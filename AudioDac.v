==> flow/design.v <==
module AudioDAC(
input clk, 
input rst, 
input AUD_BCLK, 
input AUD_DACLRCK, 
input [31:0]data, 
output reg done, 
output reg AUD_DACDAT 
);
parameter 
START = 4'd0,
WAIT = 4'd1,
BITS = 4'd2,
DONE = 4'd3,
BAD = 4'd4;
reg [3:0]s;
reg [3:0]ns;
reg [4:0]countDACBits;
initial countDACBits = 5'd31;
reg [31:0]dataCopy;
always @ (posedge AUD_BCLK or negedge rst)
begin
	if(rst == 0)
		begin
			s <= START;
			countDACBits <= 5'd31;
		end
	else
		begin
			s <= ns;
			case(s)
				WAIT:
					begin
						if(AUD_DACLRCK == 1)
							dataCopy <= data;
					end
				BITS:
					begin
						countDACBits <= countDACBits - 5'd1;
					end	
				DONE:
					begin
						countDACBits <= 5'd31;
					end
			endcase
		end
end
always @ (*)
begin
	done = 1'b0;
	case (s)
		START:
			begin
				ns = WAIT;
			end
		WAIT:
			begin
				ns = WAIT;
				if(AUD_DACLRCK == 1)
					ns = BITS;
			end
		BITS:
			begin
				ns = BITS;
				if(countDACBits == 0)
					ns = DONE;
			end
		DONE:
			begin
				done = 1'b1;
				ns = WAIT;
			end
		BAD:
			begin
				ns = BAD;
			end
		default:
			begin
				ns = BAD;
			end
	endcase
end
always @ (*)
begin
	AUD_DACDAT = dataCopy[countDACBits];
end
endmodule
==> Reports on AudioDAC <==
The steps from the RTL of AudioDAC to its reports follow in flow order.
Line numbers count from 1 in the design file above.
Operators: Yosys type, input widths -> output width; for muxes data width and select width s.
Library cell names are shortened.
{ "setup": {"top": "AudioDAC", "clk_port": "AUD_BCLK", "cell_library": "sky130hd", "lib_corner": "tt_025C_1v80"} }

==> Word level <==
Counts by Yosys on the flattened word-level netlist (proc, flatten, opt, wreduce; memories kept). Register bits leave out memories and registers merged into their read ports (data or address). Print and check cells are left out. Cells with the same type and inputs are merged into one.
{ "bits": {"reg_bits": 40, "latch_bits": 0, "ram_bits": 0, "rom_bits": 0, "clocked_rd_ports_x_width": 0, "mem_count": 0, "input_bits": 36, "output_inout_bits": 2, "word_cells": 18} }
{ "classes": {"add_sub_neg": 1, "n_mul": 0, "n_div": 0, "cmp": 0, "eq_ne": 3, "shift": 1, "n_mux": 5, "logic": 0, "reduce_and_logical": 5} }
{ "op_table": {"columns": ["op", "count"], "rows": [
  ["$shiftx 32x5->1", 1],
  ["$pmux 5 s2", 1],
  ["$pmux 3 s3", 1],
  ["$eq 3x2->1 const B", 2],
  ["$sub 5x1->5 const B", 1],
  ["$logic_not 5->1", 1],
  ["$logic_not 4->1", 1],
  ["$eq 3x1->1 const B", 1],
  ["$reduce_and 3->1", 1],
  ["$reduce_bool 2->1", 1],
  ["$reduce_or 2->1", 1],
  ["$mux 2", 1],
  ["$mux 1", 2]
]} }

==> Logic depth <==
Depth = most cells in a row (Yosys ltp): at word level without a register or memory, in the mapped netlist without a sequential cell, where the memories' decode and read muxes count.
{ "depth": {"word_depth": 3, "abc_area": 0, "mapped_depth": 6, "depth_no_buf": 5} }

==> Synthesis result <==
Yosys stat after the flow's synthesis: flattened, memories mapped to cells. It holds for the ABC_AREA given above (unset counts as 0); a run with the other value may have another netlist.
{ "synth_totals": {"cells": 108, "synth_area_mm2": 0.0016691, "seqArea_mm2": 0.0011936, "ff_cells": 41, "n_buf": 3} }
{ "by_type": {"columns": ["cell_type", "count", "area_total_um2"], "rows": [
  ["edfxtp_1", 32, 960.922],
  ["mux2i_1", 16, 160.154],
  ["dfstp_2", 6, 157.651],
  ["dfrtp_1", 3, 75.072],
  ["a22oi_1", 5, 37.536],
  ["nand3_1", 5, 25.024],
  ["a211oi_1", 3, 22.522],
  ["buf_12", 1, 20.019],
  ["and3_1", 3, 18.768],
  ["inv_1", 5, 18.768],
  ["nand2_1", 5, 18.768],
  ["nand2b_1", 3, 18.768],
  ["nor2b_1", 3, 18.768],
  ["xnor2_1", 2, 17.517],
  ["ha_1", 1, 12.512],
  ["buf_6", 1, 11.261],
  ["nor2_1", 3, 11.261],
  ["o21ai_0", 2, 10.01]
]} }
Other cell types: 9; their cells: 9.

==> Worst setup path after synthesis <==
Source: OpenSTA report_checks on the synthesized netlist (no wires, ideal clock, input and output delay 20% of the period each), path of least setup slack; recovery checks are left aside. Register names are those of the netlist, which keeps one name where synthesis merged equal registers.
{ "synth_path": {"path_kind": "register to register", "from": "register countDACBits[1]", "to": "register countDACBits[4]", "clock_period_ps": 1730, "setup_time_ps": 88, "launch_ps": 0, "t_arrival_ps": 1538, "required_ps": 1642, "path_slack_ps": 104, "path_delay_ps": 1626, "path_stages": 7, "n_path_buf": 1, "synth_period_reached_ps": 1626} }
"path_delay_ps" is the arrival time less input delay plus setup time.
"path_stages": output pins that drive a net of the path, with the launching flip-flop's if there is one; two outputs of one cell count as two.
"synth_period_reached_ps" is the clock period less the worst setup slack; recovery checks do not enter. This is arithmetic on one report: input and output delays are still those of the set period (20% each).
The rows between start and end are the longest chain of elaborated cells between them; the timing report does not say that the signal goes this way. Where chains are equally long, one stands for them.
Each line given opens the expression or statement behind the cell; cells for indexed reads and writes are added by Yosys, which also makes memories of some case tables.
At most two assigning lines are given for a register; there are more.
{ "synth_between": {"cell_sequence": "dfstp_2 > buf_6 > inv_1 > ha_1 > nor2b_1 > and3_1 > or3_1", "elab_chain_cells": 2, "cone_cells": 2, "cone_lines": 2, "cone_classes": "add/sub: 1; mux: 1"} }
{ "synth_rtl": {"columns": ["item", "line_no", "source"], "rows": [
  ["from (decl)", 18, "reg [4:0]countDACBits;"],
  ["from (assign)", 26, "countDACBits <= 5'd31;"],
  ["from (assign)", 39, "countDACBits <= countDACBits - 5'd1;"],
  ["$sub 5x1->5", 39, null],
  ["$pmux 5 s2", 31, "case(s)"],
  ["to (assign)", 26, null],
  ["to (assign)", 39, null],
  ["to (decl)", 18, null]
]} }

==> Timing after layout <==
From the final timing report of run 1: the path of least setup slack in the routed layout; clock arrival at registers is part of the times.
The report prints the path's times to 10 ps; the period is as set.
{ "layout_path": {"path_kind": "register to output", "from": "register countDACBits[1]", "to": "output AUD_DACDAT", "clock_period_ps": 2480, "output_delay_ps": 500, "launch_ps": 290, "t_arrival_ps": 1810, "required_ps": 1980, "path_slack_ps": 180, "path_stages": 7, "n_path_buf": 2} }
The rows between start and end are the longest chain of elaborated cells between them; the timing report does not say that the signal goes this way. Where chains are equally long, one stands for them.
At most two assigning lines are given for a register; there are more.
{ "layout_between": {"cell_sequence": "dfstp_2 > buf_12 > mux2i_2 > a22oi_1 > nand3_1 > nand4_1 > clkbuf_2", "elab_chain_cells": 1, "cone_cells": 1, "cone_lines": 1, "cone_classes": "shift: 1"} }
{ "layout_rtl": {"columns": ["item", "line_no", "source"], "rows": [
  ["from (decl)", 18, "reg [4:0]countDACBits;"],
  ["from (assign)", 26, "countDACBits <= 5'd31;"],
  ["from (assign)", 39, "countDACBits <= countDACBits - 5'd1;"],
  ["$shiftx 32x5->1", 85, "AUD_DACDAT = dataCopy[countDACBits];"],
  ["to (decl)", 8, "output reg AUD_DACDAT"]
]} }

2 stored runs of AudioDAC in the flow (synthesis by Yosys, layout by OpenROAD, sky130hd cells), in arbitrary order. Constraints: input delay and output delay 20% of the set period each, output load 0.01 pF.
"reached clock period": clock period set for the run, less the worst setup slack. It is reckoned from that one timing run; input and output delays stay at 20% of the period that was set.
By "critical path time" is meant the share of the clock period that the worst setup path is allowed (20% is reserved at inputs, 20% at outputs), minus its slack. Clock arrival times at its registers enter into it.
By "power" is meant OpenSTA's value without simulated activity: inputs other than the clock are taken to toggle once in ten clock periods, and the tool carries that through the logic.
"critical path time" is given in steps of 10 ps.

==> run 1: settings <==
{ "period_ns": 2.48, "CORE_UTILIZATION": 43, "CELL_PAD_IN_SITES_GLOBAL_PLACEMENT": 1, "CTS_CLUSTER_SIZE": 54, "CTS_CLUSTER_DIAMETER": 395, "CAP_MARGIN": 25, "SLEW_MARGIN": 30, "MIN_ROUTING_LAYER": "met2", "CORE_MARGIN": 2 }
==> run 1: results <==
sum of negative setup slack: 0 ps
critical path time: 1810 ps
worst setup path type: register to output
utilization of the finished layout: 0.599
reached clock period: 2304 ps
standard-cell area of the final layout: 0.0022109 mm²
worst setup slack after layout: 176 ps
cell area after synthesis: 0.0016691 mm²
die area: 0.0043957 mm²
power: 2.068 mW

==> run 2: settings <==
{ "period_ns": 1.98, "CORE_UTILIZATION": 17, "PLACE_DENSITY_LB_ADDON": 0.09, "CORE_ASPECT_RATIO": 1.39, "CORE_MARGIN": 9, "GPL_ROUTABILITY_DRIVEN": 1, "CAP_MARGIN": 20, "SLEW_MARGIN": 20 }
==> run 2: results <==
sum of negative setup slack: -206 ps
critical path time: 1790 ps
worst setup path type: register to output
utilization of the finished layout: 0.265
reached clock period: 2186 ps
standard-cell area of the final layout: 0.0025374 mm²
worst setup slack after layout: -206 ps
cell area after synthesis: 0.0016691 mm²
die area: 0.0137577 mm²
power: 3.113 mW
