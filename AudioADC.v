==> flow/design.v <==
module AudioADC(
input clk, 
input rst, 
input AUD_BCLK, 
input AUD_ADCLRCK, 
input AUD_ADCDAT, 
output reg done, 
output reg [31:0]data 
);
initial data = 32'd0;
parameter 
START = 4'd0,
WAIT = 4'd1,
BITS = 4'd2,
DONE = 4'd3,
BAD = 4'd4;
reg [3:0]s;
reg [3:0]ns;
reg [4:0]countADCBits;
initial countADCBits = 5'd31;
reg [31:0]tempData;
always @ (posedge AUD_BCLK or negedge rst)
begin
	if(rst == 0)
		begin
			s <= START;
			countADCBits <= 5'd31;
		end
	else
		begin
			s <= ns;
			case(s)
				BITS:
					begin
						countADCBits <= countADCBits - 5'd1;
						tempData[countADCBits] <= AUD_ADCDAT;
					end	
				DONE:
					begin
						countADCBits <= 5'd31;
						data <= tempData;
					end
			endcase
		end
end
always @ (*)
begin
	done = 1'b0;
	case (s)
		START:
			begin
				ns = WAIT;
			end
		WAIT:
			begin
				ns = WAIT;
				if(AUD_ADCLRCK == 1)
					ns = BITS;
			end
		BITS:
			begin
				ns = BITS;
				if(countADCBits == 0)
					ns = DONE;
			end
		DONE:
			begin
				done = 1'b1;
				ns = WAIT;
			end
		BAD:
			begin
				ns = BAD;
			end
		default:
			begin
				ns = BAD;
			end
	endcase
end
endmodule
# Step by step through the tools: AudioADC
# The steps from the RTL of AudioADC to its reports follow in flow order.
# Line numbers count from 1 in the design file above.
# Cell names lack the library's common part.
# Not given: -
[inputs]
top_module = "AudioADC"
clock_port = "AUD_BCLK"
lib = "sky130hd"
lib_corner = "tt_025C_1v80"

# Word level
# Source: Yosys, flattened and elaborated, memories not mapped. Widths are those after wreduce. Registers that Yosys merges into a memory's read port (data or address) are not register bits. Print and check cells do not count. Equal cells are merged and count once.
[bits]
input_bits = 5
wordCells = 25
reg_bits = 72
out_inout_bits = 33
[op_classes]
logic = 3
reduce_logical = 6
n_addsub = 2
equal = 3
n_shift = 2
mux = 5
[op_table]
columns = ["op", "count"]
rows = [
  ["variable shift 1 x 6 -> 32 bit", 1],
  ["variable shift 1 x 6 -> 32 bit (first input constant)", 1],
  ["AND 32 bit", 1],
  ["bitwise OR 32 bit", 1],
  ["NOT 32 bit", 1],
  ["case mux 5 bit (select 2 bit)", 1],
  ["case mux 3 bit (select 3 bit)", 1],
  ["== test 3 x 2 -> 1 bit (second input constant)", 2],
  ["negation 5 -> 6 bit", 1],
  ["subtractor 5 x 1 -> 5 bit (second input constant)", 1],
  ["logical NOT 5 bit", 1],
  ["AND reduction 2 bit", 2],
  ["logical NOT 4 bit", 1],
  ["== test 3 x 1 -> 1 bit (second input constant)", 1],
  ["nonzero test 2 bit", 1],
  ["OR reduction 2 bit", 1],
  ["2-to-1 mux 2 bit", 1],
  ["2-to-1 mux 1 bit", 2],
]

# Logic depth
# Yosys ltp: most cells in a row. Word level: on the elaborated netlist, between registers, memories and ports. Mapped: between sequential cells and ports; inverters and the memories' decode and read muxes count.
[depth]
depth_word = 5
abc_area = 0
mapped_depth = 10
mapped_depth_nobuf = 8

# Netlist
# Source: synth_stat.txt of the flow (Yosys; design flattened, memories mapped). It holds for the ABC_AREA given above (unset counts as 0); a run with the other value may have another netlist.
# Totals and module areas in this step are rounded.
[synth_totals]
mapped_cells = 209
ff_cells = 73
buffers = 9
seqArea_um2 = 2150
synth_area_um2 = 3030
[by_type]
columns = ["type", "count", "type_area_um2"]
rows = [
  ["edfxtp_1", 64, 1.92E+03],
  ["mux2_2", 16, 180.173],
  ["dfstp_2", 6, 157.651],
  ["o21ai_0", 27, 135.13],
  ["dfrtp_1", 3, 75.072],
  ["nor2_1", 17, 63.811],
  ["nand2b_1", 9, 56.304],
  ["ha_1", 4, 50.048],
  ["nand3_1", 9, 45.043],
  ["nand2_1", 11, 41.29],
  ["mux2i_1", 3, 30.029],
  ["clkbuf_1", 7, 26.275],
  ["xnor2_1", 3, 26.275],
  ["a32o_1", 2, 20.019],
  ["and2_1", 3, 18.768],
  ["inv_1", 5, 18.768],
  ["a22o_1", 2, 17.517],
  ["nor3_4", 1, 16.266],
]
# Other cell types: 13; their cells: 17.

# Worst setup path after synthesis
# Path of least setup slack by OpenSTA after synthesis, without wires, with an ideal clock, recovery checks aside; 20% of the period is set as input and as output delay. Where synthesis merged equal registers, the netlist keeps one of their names.
[synth_timing]
kind = "register to register"
start = "register countADCBits[0]"
end = "register tempData[0]"
path_slack_ns = -0.046
stages = 10
delay_ns = 2.766
setup_ns = 0.260
launch_ns = 0.000
period_ns = 2.72
n_path_buf = 1
arrival_ns = 2.506
required_time_ns = 2.460
period_less_setup_slack_ns = 2.766
# "delay_ns" is the arrival time less input delay plus setup time.
# "stages" counts driving pins, that of a launching flip-flop among them; a cell with two outputs on the path counts twice.
# "period_less_setup_slack_ns" is the clock period less the worst setup slack; recovery checks do not enter. This is arithmetic on one report: input and output delays are still those of the set period (20% each).
# The rows between start and end are the longest chain of elaborated cells between them; the timing report does not say that the signal goes this way. Where chains are equally long, one stands for them.
# A line is the first line of the expression or statement that the cell stems from. Yosys adds cells for indexed reads and writes and turns some case tables into memories.
# A register here has more assigning lines than the two given.
[synth_via]
cell_sequence = "dfstp_2 buf_4 inv_1 ha_1 nor3b_1 ha_1 nor2b_1 mux2i_1 or4b_1 mux2_4"
elab_chain_len = 5
cells_between = 6
cone_lines = 1
classes_between = "add/sub (1); shift (2); logic (3)"
[synth_rtl]
columns = ["element", "line", "text"]
rows = [
  ["start, declared", 19, "reg [4:0]countADCBits;"],
  ["start, assigned", 27, "countADCBits <= 5'd31;"],
  ["start, assigned", 35, "countADCBits <= countADCBits - 5'd1;"],
  ["negation 5 -> 6 bit", 36, "tempData[countADCBits] <= AUD_ADCDAT;"],
  ["variable shift 1 x 6 -> 32 bit", 36, ""],
  ["NOT 32 bit", 36, ""],
  ["AND 32 bit", 36, ""],
  ["bitwise OR 32 bit", 36, ""],
  ["end, assigned", 36, ""],
  ["end, declared", 21, "reg [31:0]tempData;"],
]

# Worst path after layout
# From the final timing report of run 1: the path of least setup slack in the routed layout; clock arrival at registers is part of the times.
[layout_timing]
kind = "register to register"
start = "register countADCBits[1]"
end = "register tempData[0]"
period_ns = 2.11
launch_ns = 0.34
arrival_ns = 2.48
n_path_buf = 0
path_slack_ns = -0.27
setup_ns = 0.24
required_time_ns = 2.21
stages = 9
# The rows between start and end are the longest chain of elaborated cells between them; the timing report does not say that the signal goes this way. Where chains are equally long, one stands for them.
# A register here has more assigning lines than the two given.
[layout_via]
cell_sequence = "dfstp_2 inv_2 ha_4 nor3b_4 ha_4 nor2b_4 mux2i_1 or4b_1 mux2_4"
elab_chain_len = 5
cells_between = 6
cone_lines = 1
classes_between = "add/sub (1); shift (2); logic (3)"
[layout_rtl]
columns = ["element", "line", "text"]
rows = [
  ["start, declared", 19, "reg [4:0]countADCBits;"],
  ["start, assigned", 27, "countADCBits <= 5'd31;"],
  ["start, assigned", 35, "countADCBits <= countADCBits - 5'd1;"],
  ["negation 5 -> 6 bit", 36, "tempData[countADCBits] <= AUD_ADCDAT;"],
  ["variable shift 1 x 6 -> 32 bit", 36, ""],
  ["NOT 32 bit", 36, ""],
  ["AND 32 bit", 36, ""],
  ["bitwise OR 32 bit", 36, ""],
  ["end, assigned", 36, ""],
  ["end, declared", 21, "reg [31:0]tempData;"],
]

# Settings and measured results of 2 stored flow runs for module AudioADC (sky130hd), not sorted in any way. The constraints put input and output delay at 20% of the set period each and load the outputs with 0.01 pF.
# "achieved_period_ns" is the run's clock period less its worst setup slack. It is reckoned from that one timing run; input and output delays stay at 20% of the period that was set.
# "critical_path_time_ns" is the time allowed to the run's worst setup path (the clock period less input and output delay, where it has them) less its slack. Clock arrival times count: a late capture clock shortens it, a late launch clock lengthens it.
# The measured numbers are rounded.

[[run]]
name = "run 1"
[run.settings]
period_ns = 2.11
CORE_UTILIZATION = 43
CORE_ASPECT_RATIO = 1.02
TNS_END_PERCENT = 20
CTS_CLUSTER_SIZE = 98
CTS_CLUSTER_DIAMETER = 188
MIN_ROUTING_LAYER = "met2"
MAX_ROUTING_LAYER = "met5"
CAP_MARGIN = 20
CORE_MARGIN = 2
SLEW_MARGIN = 20
[run.results]
synthesis_area_um2 = 3030
dieArea_um2 = 7740
final_cell_area_um2 = 4020
finish.utilization_frac = 0.595
fin_ws_ns = -0.272
tns_setup_ns = -3.75
achieved_period_ns = 2.382
critical_path_time_ns = 2.38
path_kind = "register to register"

[[run]]
name = "run 2"
[run.settings]
period_ns = 4.35
CORE_UTILIZATION = 36
PLACE_DENSITY_LB_ADDON = 0.26
CORE_MARGIN = 9
CELL_PAD_IN_SITES_GLOBAL_PLACEMENT = 3
CELL_PAD_IN_SITES_DETAIL_PLACEMENT = 1
TNS_END_PERCENT = 90
GPL_ROUTABILITY_DRIVEN = 1
CTS_CLUSTER_SIZE = 82
CAP_MARGIN = 0
SLEW_MARGIN = 10
MAX_ROUTING_LAYER = "met5"
[run.results]
synthesis_area_um2 = 3030
dieArea_um2 = 12000
final_cell_area_um2 = 3760
finish.utilization_frac = 0.457
fin_ws_ns = 1.32
tns_setup_ns = 0.000
achieved_period_ns = 3.034
critical_path_time_ns = 3.03
path_kind = "register to register"
